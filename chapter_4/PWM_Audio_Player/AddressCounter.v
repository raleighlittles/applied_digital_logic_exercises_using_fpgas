==> flow/design.v <==
`timescale 1ns / 1ps
module AddressCounter(
    input clk,
    output reg[23:0] my_counter = 0
    );
    always @ (posedge clk)
    begin
        if (my_counter == 'h1FFFFF)
            begin
                my_counter = 0;
            end
        else 
            begin 
                my_counter <= my_counter + 1;
            end
    end 
endmodule
# ---- Tool chain data of AddressCounter
# Tool output for the design above, in the order of the flow.
# Line numbers count from 1 in the design file above.
# Cell names lack the library's common part.
# Not given: n/a
dict set report setup {
  design {AddressCounter}
  clock_port {clk}
  library {sky130hd}
  pvt_corner {tt_025C_1v80}
}

# ---- Word-level counts
# Yosys after proc, flatten, opt, wreduce and memory -nomap, before mapping. Enables and synchronous resets that opt folds into registers are not counted as muxes. Memory bits, and registers merged into a memory's read port (data or address), are not among the register bits. Print and check cells are not counted. Equal cells are merged and count once.
dict set report bits {
  in_bits 1
  regBits 24
  output_inout_bits 24
}
dict set report classes {
  add_sub_neg 1
  n_eq 1
}
# operator count
set ops {}
lappend ops {{adder 24 x 1 -> 24 bit (second input constant)} 1}
lappend ops {{equality test 24 x 21 -> 1 bit (second input constant)} 1}

# ---- Longest topological paths
# Depth = most cells in a row (Yosys ltp): at word level without a register or memory, in the mapped netlist without a sequential cell, where the memories' decode and read muxes count.
dict set report logic_depth {
  depth_word 1
  ABC_AREA 0
  depth_mapped 6
}

# ---- Netlist
# The flow's flattened synthesis, as Yosys stat reports it; memories are mapped. The netlist is that of the ABC_AREA named above (0 if unset); the other value can give another one.
dict set report synth_totals {
  mapped_cells 101
  ff_cells 24
  mapped_area_um2 1022.2
}
# type count
set by_type {}
lappend by_type {dfxtp_1 24}
lappend by_type {xnor2_1 12}
lappend by_type {xor2_1 7}
lappend by_type {nor2_1 15}
lappend by_type {nor4_4 2}
lappend by_type {nor4_1 6}
lappend by_type {nand3_1 7}
lappend by_type {nand4_4 1}
lappend by_type {nand4_1 3}
lappend by_type {a2111oi_2 1}
lappend by_type {nand2_1 4}
lappend by_type {nor3_1 3}
lappend by_type {and3_1 2}
lappend by_type {ha_1 1}
lappend by_type {nand4_2 1}
lappend by_type {and4_4 1}
lappend by_type {buf_6 1}
lappend by_type {inv_1 3}
# Other cell types: 7; their cells: 7.

# ---- Timing after synthesis
# Source: OpenSTA report_checks on the synthesized netlist (no wires, ideal clock, input and output delay 20% of the period each), path of least setup slack; recovery checks are left aside. Register names are those of the netlist, which keeps one name where synthesis merged equal registers.
dict set report synth_path {
  kind {reg2reg}
  startpoint {reg my_counter[0]}
  endpoint {reg my_counter[17]}
  required_ps 2705
  t_first_pin_ps 0
  path_slack_ps 997
  driving_pins 7
  arrival_ps 1707
  setup_ps 115
  path_delay_ps 1822
  tclk_ps 2820
  synth_period_reached_ps 1823
}
# "path_delay_ps" is the arrival time less input delay plus setup time.
# "driving_pins": output pins that drive a net of the path, with the launching flip-flop's if there is one; two outputs of one cell count as two.
# "synth_period_reached_ps" is the clock period less the worst setup slack; recovery checks do not enter. This is arithmetic on one report: input and output delays are still those of the set period (20% each).
# Between the ends stands the longest chain of elaborated cells between them, by number of cells; it is not shown to be the way that was timed. Of several equally long chains one is given.
# A line is the first line of the expression or statement that the cell stems from. Yosys adds cells for indexed reads and writes and turns some case tables into memories.
dict set report synth_via {
  cell_sequence {dfxtp_1 ha_1 nand3_1 nor4_4 and4_4 buf_6 nor4_1}
  elab_chain_cells 1
  cone_cells 2
  classes_between {1 x add/sub; 1 x eq/ne}
}
# item line_no
set synth_lines {}
lappend synth_lines {{start: declaration} 4} ;# output reg[23:0] my_counter = 0
lappend synth_lines {{start: assignment} 10} ;# my_counter = 0;
lappend synth_lines {{start: assignment} 14} ;# my_counter <= my_counter + 1;
lappend synth_lines {{adder 24 x 1 -> 24 bit} 14}
lappend synth_lines {{end: assignment} 10}
lappend synth_lines {{end: assignment} 14}
lappend synth_lines {{end: declaration} 4}

# ---- Worst path after layout
# From the final timing report of flow run A: the path of least setup slack in the routed layout; clock arrival at registers is part of the times.
# The report prints the path's times to 10 ps; the period is as set.
dict set report layout_path {
  kind {reg2reg}
  startpoint {reg my_counter[0]}
  endpoint {reg my_counter[17]}
  required_ps 3200
  tclk_ps 2990
  t_first_pin_ps 310
  path_slack_ps 1000
  driving_pins 6
  arrival_ps 2190
  setup_ps 100
}
# Between the ends stands the longest chain of elaborated cells between them, by number of cells; it is not shown to be the way that was timed. Of several equally long chains one is given.
dict set report layout_via {
  cell_sequence {dfxtp_1 ha_1 nand3_1 nor4_4 and4_4 nor4_1}
  elab_chain_cells 1
  cone_cells 2
  classes_between {1 x add/sub; 1 x eq/ne}
}
# item line_no
set layout_lines {}
lappend layout_lines {{start: declaration} 4} ;# output reg[23:0] my_counter = 0
lappend layout_lines {{start: assignment} 10} ;# my_counter = 0;
lappend layout_lines {{start: assignment} 14} ;# my_counter <= my_counter + 1;
lappend layout_lines {{adder 24 x 1 -> 24 bit} 14}
lappend layout_lines {{end: assignment} 10}
lappend layout_lines {{end: assignment} 14}
lappend layout_lines {{end: declaration} 4}

; Below are 2 stored runs of the flow (Yosys, OpenROAD; platform sky130hd) on AddressCounter, each with its settings and what was measured, unordered. Constraints: input delay and output delay 20% of the set period each, output load 0.01 pF.
; "clock_period_reached_ps" means the clock period less the worst setup slack. The figure is calculated, with input and output delays left at 20% of the set period.
; "worst_path_allowed_less_slack_ps": the worst setup path's part of the clock period (all of it between registers, 20% less for each end at a port) less its slack. A launch clock that arrives late makes it longer, a capture clock that arrives late makes it shorter.
; "power_uw": no workload was simulated; the value follows from the tool's default switching activity.
; "worst_path_allowed_less_slack_ps" is given in steps of 10 ps.

[flow run A: settings]
period_ns = 2.99
CORE_UTILIZATION = 51
SETUP_SLACK_MARGIN = 0.09
PLACE_DENSITY_LB_ADDON = 0.05
CORE_ASPECT_RATIO = 1.65
CELL_PAD_IN_SITES_GLOBAL_PLACEMENT = 1
MAX_ROUTING_LAYER = met4
CAP_MARGIN = 20
CORE_MARGIN = 2
SLEW_MARGIN = 20
[flow run A: results]
worst_path_allowed_less_slack_ps = 1990
critical_path_kind = reg2reg
fin_tns_ps = 0
power_uw = 459.9
worst_setup_slack_ps = 1004
finalUtil_pct = 69.3
finish.stdcell_area_um2 = 1301.2
clock_period_reached_ps = 1986
hold_worst_slack_ps = 496
die_um2 = 2389.8
ys_area_um2 = 1022.2

[flow run B: settings]
period_ns = 1.64
CORE_UTILIZATION = 23
PLACE_DENSITY = 0.42
CORE_ASPECT_RATIO = 0.77
CELL_PAD_IN_SITES_DETAIL_PLACEMENT = 2
CTS_CLUSTER_SIZE = 77
CTS_CLUSTER_DIAMETER = 25
CAP_MARGIN = 20
CORE_MARGIN = 2
SLEW_MARGIN = 20
[flow run B: results]
clock_period_reached_ps = 1588
ys_area_um2 = 1022.2
hold_worst_slack_ps = 472
finish.stdcell_area_um2 = 1612.8
worst_setup_slack_ps = 52
power_uw = 998.1
worst_path_allowed_less_slack_ps = 1260
critical_path_kind = reg2out
fin_tns_ps = 0
finalUtil_pct = 37.4
die_um2 = 4998.4
